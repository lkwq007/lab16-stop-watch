==> flow/design.v <==
module decoder_3_to_5(data,position);
	input[2:0] data;
	output[4:0] position;
	reg[4:0] temp=0;
	assign position=temp;
	always @(data) begin
		case (data)
			0:temp<=5'b00001;
			1:temp<=5'b00010;
			2:temp<=5'b00100;
			3:temp<=5'b01000;
			4:temp<=5'b10000;
			default: temp<=5'b00000;
		endcase
	end
endmodule
module div_q(clk,ci,co,q);
	parameter N=10,CounterBits=4;
	input clk,ci;
	output co;
	output reg[CounterBits-1:0] q=0;
	assign co=ci&&(q==N-1);
	always @(posedge clk) begin
		if(ci) begin
			if(q==N-1) begin
				q=0;
			end
			else begin
				q=q+1;
			end
		end
		else begin
			q=q;
		end
	end
endmodule
module dynamic_seg_display_5(clk,scan,minute,second,m_second,a,b,c,d,e,f,g,dp,position);
	input clk,scan;
	input[3:0] m_second;
	input[7:0] minute,second;
	output a,b,c,d,e,f,g,dp;
	output[4:0] position;
	wire[2:0] counter_data;
	wire[3:0] display_data;
	div_q #(.N(5),.CounterBits(3)) counter(.clk(clk),.ci(scan),.co(),.q(counter_data)); 
	assign dp=counter_data==1?0:1; 
	mux_5_to_1 #(.N(4)) mux(.sel(counter_data),
							.in_0(m_second),.in_1(second[3:0]),.in_2(second[7:4]),
							.in_3(minute[3:0]),.in_4(minute[7:4]),.out(display_data)); 
	seg_decoder segment_display(.data(display_data),.a(a),.b(b),.c(c),.d(d),.e(e),.f(f),.g(g)); 
	decoder_3_to_5 decoder(.data(counter_data),.position(position)); 
endmodule
module mux_5_to_1(sel,in_0,in_1,in_2,in_3,in_4,out);
	parameter N=4;
	input[N-1:0] in_0,in_1,in_2,in_3,in_4;
	input[2:0] sel;
	output[N-1:0] out;
	reg[N-1:0] temp;
	assign out=temp;
	always@(*) begin
		case (sel)
			0:temp=in_0;
			1:temp=in_1;
			2:temp=in_2;
			3:temp=in_3;
			4:temp=in_4;
			default: temp=0;
		endcase
	end
endmodule
module seg_decoder(data,a,b,c,d,e,f,g);
	input[3:0] data;
	output a,b,c,d,e,f,g;
	reg[6:0] temp=0;
	assign {a,b,c,d,e,f,g}=temp;
	always @(*) begin
		case (data)
			0:temp=7'b000_000_1;
			1:temp=7'b100_111_1;
			2:temp=7'b001_001_0;
			3:temp=7'b000_011_0;
			4:temp=7'b100_110_0;
			5:temp=7'b010_010_0;
			6:temp=7'b010_000_0;
			7:temp=7'b000_111_1;
			8:temp=7'b000_000_0;
			9:temp=7'b000_010_0;
			default:temp=7'b000_000_0;
		endcase
	end
endmodule
* Step by step through the tools: dynamic_seg_display_5
What the tools print for dynamic_seg_display_5, step after step.
Lines are those of the file above, counted from 1.
Library cell names are shortened.
The mark n/a stands for no value.
- Top module :: dynamic_seg_display_5
- Clock input :: clk
- Cell library :: sky130hd
- Corner :: tt_025C_1v80

* Word level
Source: Yosys, flattened and elaborated, memories not mapped. Widths are those after wreduce; folded enables and synchronous resets count as part of the registers. Registers that Yosys merges into a memory's read port (data or address) are not register bits. Print and check cells do not count. Equal cells are merged and count once.
Memory sizes are those after Yosys's memory passes, which may raise the word count (mostly to a power of two), join words into wider ones and drop unused or constant bits.
- Register bits :: 3
- ROM bits :: 112
- Memories kept :: 1
- Bits of input ports :: 22
- Word-level cells :: 11
- Add/sub/neg operators :: 1
- Eq/ne operators :: 4
- Multiplexer cells :: 3
- Reductions and logical operators :: 1
** Memories
- (name not given) :: depth 16, width 7, read ports 1, wr ports 0, line 77 : case (data)
** Operators with widths (count)
- 5-bit case mux with 5-bit select :: 1
- 4-bit case mux with 5-bit select :: 1
- 3-bit by 2-bit == test with 1-bit output (second input constant) :: 2
- 3-bit by 1-bit adder with 3-bit output (second input constant) :: 1
- 3-bit by 1-bit == test with 1-bit output (second input constant) :: 1
- 3-bit == test (second input constant) :: 1
- 3-bit zero test :: 1
- 1-bit two-way mux :: 1

* Logic depth
Longest topological path by Yosys (ltp), each cell counted once; first at word level (registers and memories cut), then after technology mapping (sequential cells cut; the memories' decode and read muxes count).
- Depth after elaboration :: 2
- ABC_AREA :: 0
- Gate-level depth with buffers :: 11

* Netlist
Yosys stat after the flow's synthesis: flattened, memories mapped to cells. It holds for the ABC_AREA given above (unset counts as 0); a run with the other value may have another netlist.
Totals and module areas in this step are rounded.
- Cells in the netlist :: 67
- Cell area after synthesis :: 569.3 um2
- Sequential part of the area :: 90.1 um2
- Flip-flops :: 3
** Cell types
- ha_1 :: count 10, total area 125.12 um2
- edfxtp_1 :: count 3, total area 90.086 um2
- mux2i_1 :: count 4, total area 40.038 um2
- a221oi_4 :: count 1, total area 26.275 um2
- inv_1 :: count 7, total area 26.275 um2
- nor2_1 :: count 7, total area 26.275 um2
- nand2_1 :: count 6, total area 22.522 um2
- a222oi_1 :: count 2, total area 20.019 um2
- a211oi_1 :: count 2, total area 15.014 um2
- nand3b_1 :: count 2, total area 15.014 um2
- nor2b_1 :: count 2, total area 12.512 um2
- buf_6 :: count 1, total area 11.261 um2
- mux2_2 :: count 1, total area 11.261 um2
- o2111a_1 :: count 1, total area 11.261 um2
- a21oi_1 :: count 2, total area 10.01 um2
- and2b_4 :: count 1, total area 10.01 um2
- o21ai_0 :: count 2, total area 10.01 um2
- or4b_1 :: count 1, total area 10.01 um2
Not listed: further types 11, cells in them 12.
The figures by module come from a second, unflattened synthesis with its own total; it is not the netlist above.
- Cells (unflattened synthesis) :: 69
- Area (unflattened synthesis) :: 613.1 um2
Each row is one instance without its submodules.
** Modules
- seg_decoder :: instances 1, cells 25, area 210.2 um2
- mux_5_to_1 #(N=4) :: instances 1, cells 26, area 197.7 um2
- div_q :: instances 1, cells 12, area 158.9 um2
- decoder_3_to_5 :: instances 1, cells 5, area 37.5 um2
- dynamic_seg_display_5 :: instances 1, cells 1, area 8.8 um2

* Timing after synthesis
Source: OpenSTA report_checks on the synthesized netlist (no wires, ideal clock, input and output delay 20% of the period each), path of least setup slack; recovery checks are left aside. Register names are those of the netlist, which keeps one name where synthesis merged equal registers.
- Path kind :: register to output
- From :: register counter.q[1]
- To :: output port d
- Clock period :: 3.5 ns
- Output delay :: 0.700 ns
- Arrival time :: 2.346 ns
- Required time :: 2.800 ns
- Slack :: 0.454 ns
- Delay of the path :: 2.346 ns
- Stages :: 10
- Buffers on the path :: 0
- Synthesis period reached :: 3.046 ns
"delay of the path" is the arrival time less input delay plus setup time.
A path that ends at an output port has no setup time.
"stages": output pins that drive a net of the path, with the launching flip-flop's if there is one; two outputs of one cell count as two.
"synthesis period reached" is the clock period less the worst setup slack; recovery checks do not enter. This is arithmetic on one report: input and output delays are still those of the set period (20% each).
Between the ends stands the longest chain of elaborated cells between them, by number of cells; it is not shown to be the way that was timed. Of several equally long chains one is given.
A line is the first line of the expression or statement that the cell stems from. Yosys adds cells for indexed reads and writes and turns some case tables into memories.
The chain passes a memory read, where the word-level depth is cut; so it can be longer than that depth.
At most two assigning lines are given for a register; there are more.
- Cell sequence :: edfxtp_1 > inv_1 > ha_1 > nor2b_1 > a222oi_1 > a21oi_1 > inv_1 > ha_1 > or3_1 > a21oi_1
- Cells in the longest elaborated chain :: 3
** Ends and longest elaborated chain, post-synthesis
- start: declaration :: line 21 : output reg[CounterBits-1:0] q=0;
- start: assignment :: line 29 : q=q+1;
- start: assignment :: line 33 : q=q;
- 3-bit == test :: line 61 : case (sel)
- 4-bit case mux with 5-bit select :: line 61
- memory read 16 x 7 bit :: line 77 : case (data)
- end: declaration :: line 41 : output a,b,c,d,e,f,g,dp;
Nets of the timed path that keep an RTL name, with a line that drives or declares them; the list need not be complete.
** Nets with RTL names, path post-synthesis
- position[1] :: line 7 : case (data)

* Timing after layout
Path of least setup slack in the final report of entry A (OpenROAD, finished layout, wires in). Where an end is a register, its clock arrival counts in the times.
- Path kind :: input to output
- From :: input port minute[5]
- To :: output port d
- Clock period :: 4.2 ns
- Input delay :: 0.84 ns
- Output delay :: 0.84 ns
- Arrival time :: 3.19 ns
- Required time :: 3.36 ns
- Slack :: 0.17 ns
- Stages :: 9
- Buffers on the path :: 2
Between the ends stands the longest chain of elaborated cells between them, by number of cells; it is not shown to be the way that was timed. Of several equally long chains one is given.
The chain passes a memory read, where the word-level depth is cut; so it can be longer than that depth.
- Cell sequence :: clkdlybuf4s50_1 > mux2_2 > nand2_1 > a21oi_2 > inv_1 > ha_1 > or3_1 > a21oi_1 > clkdlybuf4s50_1
- Cells in the longest elaborated chain :: 2
** Ends and longest elaborated chain, post-layout
- start: declaration :: line 40 : input[7:0] minute,second;
- 4-bit case mux with 5-bit select :: line 61 : case (sel)
- memory read 16 x 7 bit :: line 77 : case (data)
- end: declaration :: line 41 : output a,b,c,d,e,f,g,dp;

Subject: dynamic_seg_display_5 on sky130hd, stored results

Hello all,

Below are 2 stored runs of the flow (Yosys, OpenROAD; platform sky130hd) on dynamic_seg_display_5, each with its settings and what was measured, unordered. Constraints: input delay and output delay 20% of the set period each, output load 0.01 pF.
By "period achieved" is meant the clock period of the run minus its worst setup slack. This is arithmetic on one report: input and output delays are still those of the set period (20% each).
"time on the worst setup path": the worst setup path's part of the clock period (all of it between registers, 20% less for each end at a port) less its slack. A launch clock that arrives late makes it longer, a capture clock that arrives late makes it shorter.
Results are given in rounded form.

* Entry A
** Files
==> flow/run.sh <==
#!/bin/bash
# the make line also repeats the synthesis and layout settings of config.mk as NAME=value (left out here)
make -C /OpenROAD-flow-scripts/flow DESIGN_CONFIG=/design/flow/config.mk WORK_HOME=/design/flow/orfs CLKGATE_MAP_FILE= finish
==> flow/config.mk <==
export PLATFORM = sky130hd
export DESIGN_NAME = dynamic_seg_display_5
export DESIGN_NICKNAME = dynamic_seg_display_5
export VERILOG_FILES = /design/flow/design.v
export SDC_FILE = /design/flow/constraint.sdc
export NUM_CORES = 4
export LEC_CHECK = 0
export CAP_MARGIN = 20
export CORE_MARGIN = 2
export CORE_UTILIZATION = 40
export SLEW_MARGIN = 20
==> flow/constraint.sdc <==
create_clock -name core_clock -period 4.2 [get_ports {clk}]
set_input_delay 0.8400 -clock core_clock [delete_from_list [all_inputs] [get_ports {clk}]]
set_output_delay 0.8400 -clock core_clock [all_outputs]
set_load 0.01 [all_outputs]
** Results
- Final design utilization :: 71.9%
- Smallest setup slack :: 0.167 ns
- Full die area :: 1,741 um2
- Period achieved :: 4.033 ns
- Time on the worst setup path :: 2.35 ns
- Class of the worst setup path :: input to output
- Cell area after synthesis :: 569.3 um2
- Worst hold slack :: 0.622 ns

* Entry B
** Files
==> flow/run.sh <==
#!/bin/bash
# the make line also repeats the synthesis and layout settings of config.mk as NAME=value (left out here)
make -C /OpenROAD-flow-scripts/flow DESIGN_CONFIG=/design/flow/config.mk WORK_HOME=/design/flow/orfs CLKGATE_MAP_FILE= finish
==> flow/config.mk <==
export PLATFORM = sky130hd
export DESIGN_NAME = dynamic_seg_display_5
export DESIGN_NICKNAME = dynamic_seg_display_5
export VERILOG_FILES = /design/flow/design.v
export SDC_FILE = /design/flow/constraint.sdc
export NUM_CORES = 4
export LEC_CHECK = 0
export ABC_AREA = 1
export CAP_MARGIN = 20
export CORE_MARGIN = 2
export CORE_UTILIZATION = 31
export CTS_CLUSTER_DIAMETER = 43
export GPL_ROUTABILITY_DRIVEN = 0
export MAX_ROUTING_LAYER = met5
export PLACE_DENSITY_LB_ADDON = 0.2
export SETUP_SLACK_MARGIN = -0.14
export SLEW_MARGIN = 35
==> flow/constraint.sdc <==
create_clock -name core_clock -period 2.88 [get_ports {clk}]
set_input_delay 0.5760 -clock core_clock [delete_from_list [all_inputs] [get_ports {clk}]]
set_output_delay 0.5760 -clock core_clock [all_outputs]
set_load 0.01 [all_outputs]
** Results
- Final design utilization :: 60.4%
- Smallest setup slack :: 0.044 ns
- Full die area :: 2,354 um2
- Period achieved :: 2.836 ns
- Time on the worst setup path :: 2.26 ns
- Class of the worst setup path :: register to output
- Cell area after synthesis :: 614.3 um2
- Worst hold slack :: 0.813 ns

Thanks
