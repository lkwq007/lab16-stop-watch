==> flow/design.v <==
module bcd_counter(clk,reset,ci,co,q);
	parameter N=8'b0101_1001;
	input clk,reset,ci;
	output co;
	output[7:0] q;
	reg[7:0] q=0;
	assign co=ci&&(q==N);
	always @(posedge clk) begin
		if(reset)
			q=0; 
		else begin
			if(ci) begin
				if(q==N) begin
					q=0; 
				end
				else if(q[3:0]==9) begin
					q[3:0]=0;
					q[7:4]=q[7:4]+1; 
				end
				else begin
					q[3:0]=q[3:0]+1;
				end
			end
		end
	end
endmodule
module counter(clk,ci,clr,co,q);
	parameter N=10,CounterBits=4;
	input clk,ci,clr;
	output co;
	output reg[CounterBits-1:0] q=0;
	assign co=ci&&(q==N-1); 
	always @(posedge clk) begin
		if(clr) begin
			q=0; 
		end
		else begin
			if(ci) begin
				if(q==N-1) begin
					q=0;
				end
				else begin
					q=q+1;
				end
			end
			else begin
				q=q;
			end
		end
	end
endmodule
module stopwatch_counter(clk,clr,count,stop,ci,co,q_ms,q_ss,q_mm);
	input clk,clr,ci,count,stop;
	output co;
	output[3:0] q_ms; 
	output[7:0] q_mm,q_ss; 
	wire ms_co,ss_co,en; 
	assign en=ci&&count&&(!stop); 
	counter #(.N(10),.CounterBits(4)) ms_counter(.clk(clk),.clr(clr),.q(q_ms),.ci(en),.co(ms_co)); 
	bcd_counter #(.N(8'b0101_1001)) ss_counter(.clk(clk),.reset(clr),.q(q_ss),.ci(ms_co),.co(ss_co)); 
	bcd_counter #(.N(8'b0101_1001)) mm_counter(.clk(clk),.reset(clr),.q(q_mm),.ci(ss_co),.co(co)); 
endmodule
==> From RTL to reports: stopwatch_counter <==
What the tools print for stopwatch_counter, step after step.
Lines are those of the file above, counted from 1.
Operators carry their Yosys type and port widths (W data, S select, Z words).
Cell names lack the library's common part.
{ "inputs": {"top_module": "stopwatch_counter", "clock": "clk", "library": "sky130hd", "pvt_corner": "tt_025C_1v80"} }

==> After elaboration <==
Counts by Yosys on the flattened word-level netlist (proc, flatten, opt, wreduce; memories kept). Register bits leave out memories and registers merged into their read ports (data or address). Print and check cells are left out. Cells with the same type and inputs are merged into one.
{ "op_classes": {"n_addsub": 5, "eq_ne": 5, "muxes": 7, "reduce_and_logical": 10} }
{ "op_table": {"columns": ["op", "count"], "rows": [
  ["$add A4 B1 Y4 const B", 5],
  ["$mux W4", 5],
  ["$eq A8 B7 Y1 const B", 2],
  ["$mux W8", 2],
  ["$eq A4 B4 Y1 const B", 3],
  ["$logic_and A1 B1 Y1", 5],
  ["$reduce_and A2 Y1", 2],
  ["$reduce_bool A2 Y1", 2],
  ["$logic_not A1 Y1", 1]
]} }
{ "bits": {"regBits": 20, "elab_cells": 32} }

==> Longest topological paths <==
Longest topological path by Yosys (ltp), each cell counted once; first at word level (registers and memories cut), then after technology mapping (sequential cells cut; the memories' decode and read muxes count).
{ "logic_depth": {"word_depth": 5, "abc_area": 1, "mapped_depth": 9, "ltp_nobuf": 8} }

==> After synthesis <==
Yosys stat after the flow's synthesis: flattened, memories mapped to cells. It holds for the ABC_AREA given above (unset counts as 0); a run with the other value may have another netlist.
{ "types": {"columns": ["cell_type", "count"], "rows": [
  ["dfxtp_1", 20],
  ["nand2_1", 36],
  ["ha_1", 8],
  ["inv_1", 23],
  ["a21oi_1", 13],
  ["nor2_1", 16],
  ["nand3_1", 11],
  ["xor2_1", 6],
  ["nor2_4", 3],
  ["nand4_1", 5],
  ["o21ai_0", 4],
  ["nor2_2", 3],
  ["nand3_4", 1],
  ["nand3b_1", 2],
  ["nand2_2", 2],
  ["buf_6", 1],
  ["nand3_2", 1],
  ["nor3_1", 2]
]} }
Not listed: further types 4, cells in them 4.
{ "mapped": {"cell_count": 161, "yosys_area_um2": 1156.1, "seqArea_um2": 400.4, "ff_cells": 20} }

==> Path before layout <==
OpenSTA on the mapped netlist: ideal clock, no wires. The path of least setup slack (recovery checks aside). Input and output delay are each 20% of the period. Register names are those of the netlist, which keeps one name where synthesis merged equal registers.
{ "synth_path": {"path_type": "flip-flop to output port", "start": "reg mm_counter.q[0]", "end": "out co", "period_ns": 2.47, "arrival_time_ns": 1.309, "slack_ns": 0.667, "path_delay_ns": 1.309, "path_stages": 6, "period_less_setup_slack_ns": 1.803} }
"path_delay_ns" is the arrival time less input delay plus setup time.
A path that ends at an output port has no setup time.
"path_stages" counts driving pins, that of a launching flip-flop among them; a cell with two outputs on the path counts twice.
"period_less_setup_slack_ns" is the clock period less the worst setup slack; recovery checks do not enter. This is arithmetic on one report: input and output delays are still those of the set period (20% each).
Between the ends stands the longest chain of elaborated cells between them, by number of cells; it is not shown to be the way that was timed. Of several equally long chains one is given.
Each line given opens the expression or statement behind the cell; cells for indexed reads and writes are added by Yosys, which also makes memories of some case tables.
A register here has more assigning lines than the two given.
{ "synth_via": {"path_cell_list": "dfxtp_1 -> ha_1 -> nand2_1 -> nor2_1 -> nand3_4 -> nor2_1", "elab_chain_cells": 2, "cone_cells": 2, "cone_classes": "eq/ne: 1; reduce/logical: 1"} }
{ "synth_lines": {"columns": ["element", "line_no", "source"], "rows": [
  ["start: declaration", 5, "output[7:0] q;"],
  ["start: assignment", 10, "q=0;"],
  ["start: assignment", 21, "q[3:0]=q[3:0]+1;"],
  ["$eq A8 B7 Y1", 7, "assign co=ci&&(q==N);"],
  ["$logic_and A1 B1 Y1", 7, null],
  ["end: declaration", 54, "output co;"]
]} }

==> Worst path after layout <==
From the final timing report of run 1: the path of least setup slack in the routed layout; clock arrival at registers is part of the times.
{ "layout_path": {"path_type": "input port to output port", "start": "in stop", "end": "out co", "period_ns": 3.33, "in_delay_ns": 0.67, "arrival_time_ns": 2.28, "slack_ns": 0.39, "path_stages": 6} }
Between the ends stands the longest chain of elaborated cells between them, by number of cells; it is not shown to be the way that was timed. Of several equally long chains one is given.
{ "layout_via": {"path_cell_list": "clkdlybuf4s50_1 -> nand3b_1 -> nor2_4 -> nand3_4 -> nor2_1 -> clkdlybuf4s50_1", "elab_chain_cells": 5, "cone_cells": 5, "cone_lines": 3, "cone_classes": "reduce/logical: 5"} }
{ "layout_lines": {"columns": ["element", "line_no", "source"], "rows": [
  ["start: declaration", 53, "input clk,clr,ci,count,stop;"],
  ["$logic_not A1 Y1", 58, "assign en=ci&&count&&(!stop);"],
  ["$logic_and A1 B1 Y1", 58, null],
  ["$logic_and A1 B1 Y1", 32, "assign co=ci&&(q==N-1);"],
  ["$logic_and A1 B1 Y1 x2", 7, "assign co=ci&&(q==N);"],
  ["end: declaration", 54, "output co;"]
]} }

Measured results for stopwatch_counter: 2 stored runs of the Yosys and OpenROAD flow on sky130hd. The settings differ; the order carries no meaning. The constraints put input and output delay at 20% of the set period each and load the outputs with 0.01 pF.
"achieved_period_ns" is the run's clock period less its worst setup slack. It is reckoned from that one timing run; input and output delays stay at 20% of the period that was set.
"worstPathTime_ns" = time allowed to the worst setup path (clock period - input delay - output delay, where it has them) - its slack; a late launch clock adds to it, a late capture clock takes from it.
"totalPower_uw" rests on the timing tool's default activity at the inputs, not on a simulated workload.

Run 1
==> flow/run.sh <==
#!/bin/bash
# the make line also repeats the synthesis and layout settings of config.mk as NAME=value (left out here)
make -C /OpenROAD-flow-scripts/flow DESIGN_CONFIG=/design/flow/config.mk WORK_HOME=/design/flow/orfs CLKGATE_MAP_FILE= finish
==> flow/config.mk <==
export PLATFORM = sky130hd
export DESIGN_NAME = stopwatch_counter
export DESIGN_NICKNAME = stopwatch_counter
export VERILOG_FILES = /design/flow/design.v
export SDC_FILE = /design/flow/constraint.sdc
export NUM_CORES = 4
export LEC_CHECK = 0
export ABC_AREA = 1
export CAP_MARGIN = 20
export CELL_PAD_IN_SITES_GLOBAL_PLACEMENT = 1
export CORE_MARGIN = 2
export CORE_UTILIZATION = 31
export CTS_CLUSTER_SIZE = 59
export GPL_ROUTABILITY_DRIVEN = 0
export MAX_ROUTING_LAYER = met5
export PLACE_DENSITY_LB_ADDON = 0.09
export SLEW_MARGIN = 20
==> flow/constraint.sdc <==
create_clock -name core_clock -period 3.33 [get_ports {clk}]
set_input_delay 0.6660 -clock core_clock [delete_from_list [all_inputs] [get_ports {clk}]]
set_output_delay 0.6660 -clock core_clock [all_outputs]
set_load 0.01 [all_outputs]

==> results of run 1, as JSON <==
{
  "ys_area_um2": 1156.1,
  "dieArea_um2": 4234.1,
  "final_cell_area_um2": 1537.7,
  "layout_utilization_pct": 42.3,
  "setup_worst_slack_ns": 0.388,
  "total_negative_slack_ns": 0.000,
  "totalPower_uw": 503.1,
  "achieved_period_ns": 2.942,
  "worstPathTime_ns": 1.61,
  "timing.worst_path_kind": "input port to output port"
}

Run 2
==> flow/run.sh <==
#!/bin/bash
# the make line also repeats the synthesis and layout settings of config.mk as NAME=value (left out here)
make -C /OpenROAD-flow-scripts/flow DESIGN_CONFIG=/design/flow/config.mk WORK_HOME=/design/flow/orfs CLKGATE_MAP_FILE= finish
==> flow/config.mk <==
export PLATFORM = sky130hd
export DESIGN_NAME = stopwatch_counter
export DESIGN_NICKNAME = stopwatch_counter
export VERILOG_FILES = /design/flow/design.v
export SDC_FILE = /design/flow/constraint.sdc
export NUM_CORES = 4
export LEC_CHECK = 0
export CAP_MARGIN = 20
export CORE_MARGIN = 2
export CORE_UTILIZATION = 18
export SLEW_MARGIN = 20
==> flow/constraint.sdc <==
create_clock -name core_clock -period 1.92 [get_ports {clk}]
set_input_delay 0.3840 -clock core_clock [delete_from_list [all_inputs] [get_ports {clk}]]
set_output_delay 0.3840 -clock core_clock [all_outputs]
set_load 0.01 [all_outputs]

==> results of run 2, as JSON <==
{
  "ys_area_um2": 1081.0,
  "dieArea_um2": 6641.4,
  "final_cell_area_um2": 1665.3,
  "layout_utilization_pct": 28.5,
  "setup_worst_slack_ns": 0.094,
  "total_negative_slack_ns": 0.000,
  "totalPower_uw": 766.5,
  "achieved_period_ns": 1.826,
  "worstPathTime_ns": 1.44,
  "timing.worst_path_kind": "flip-flop to output port"
}
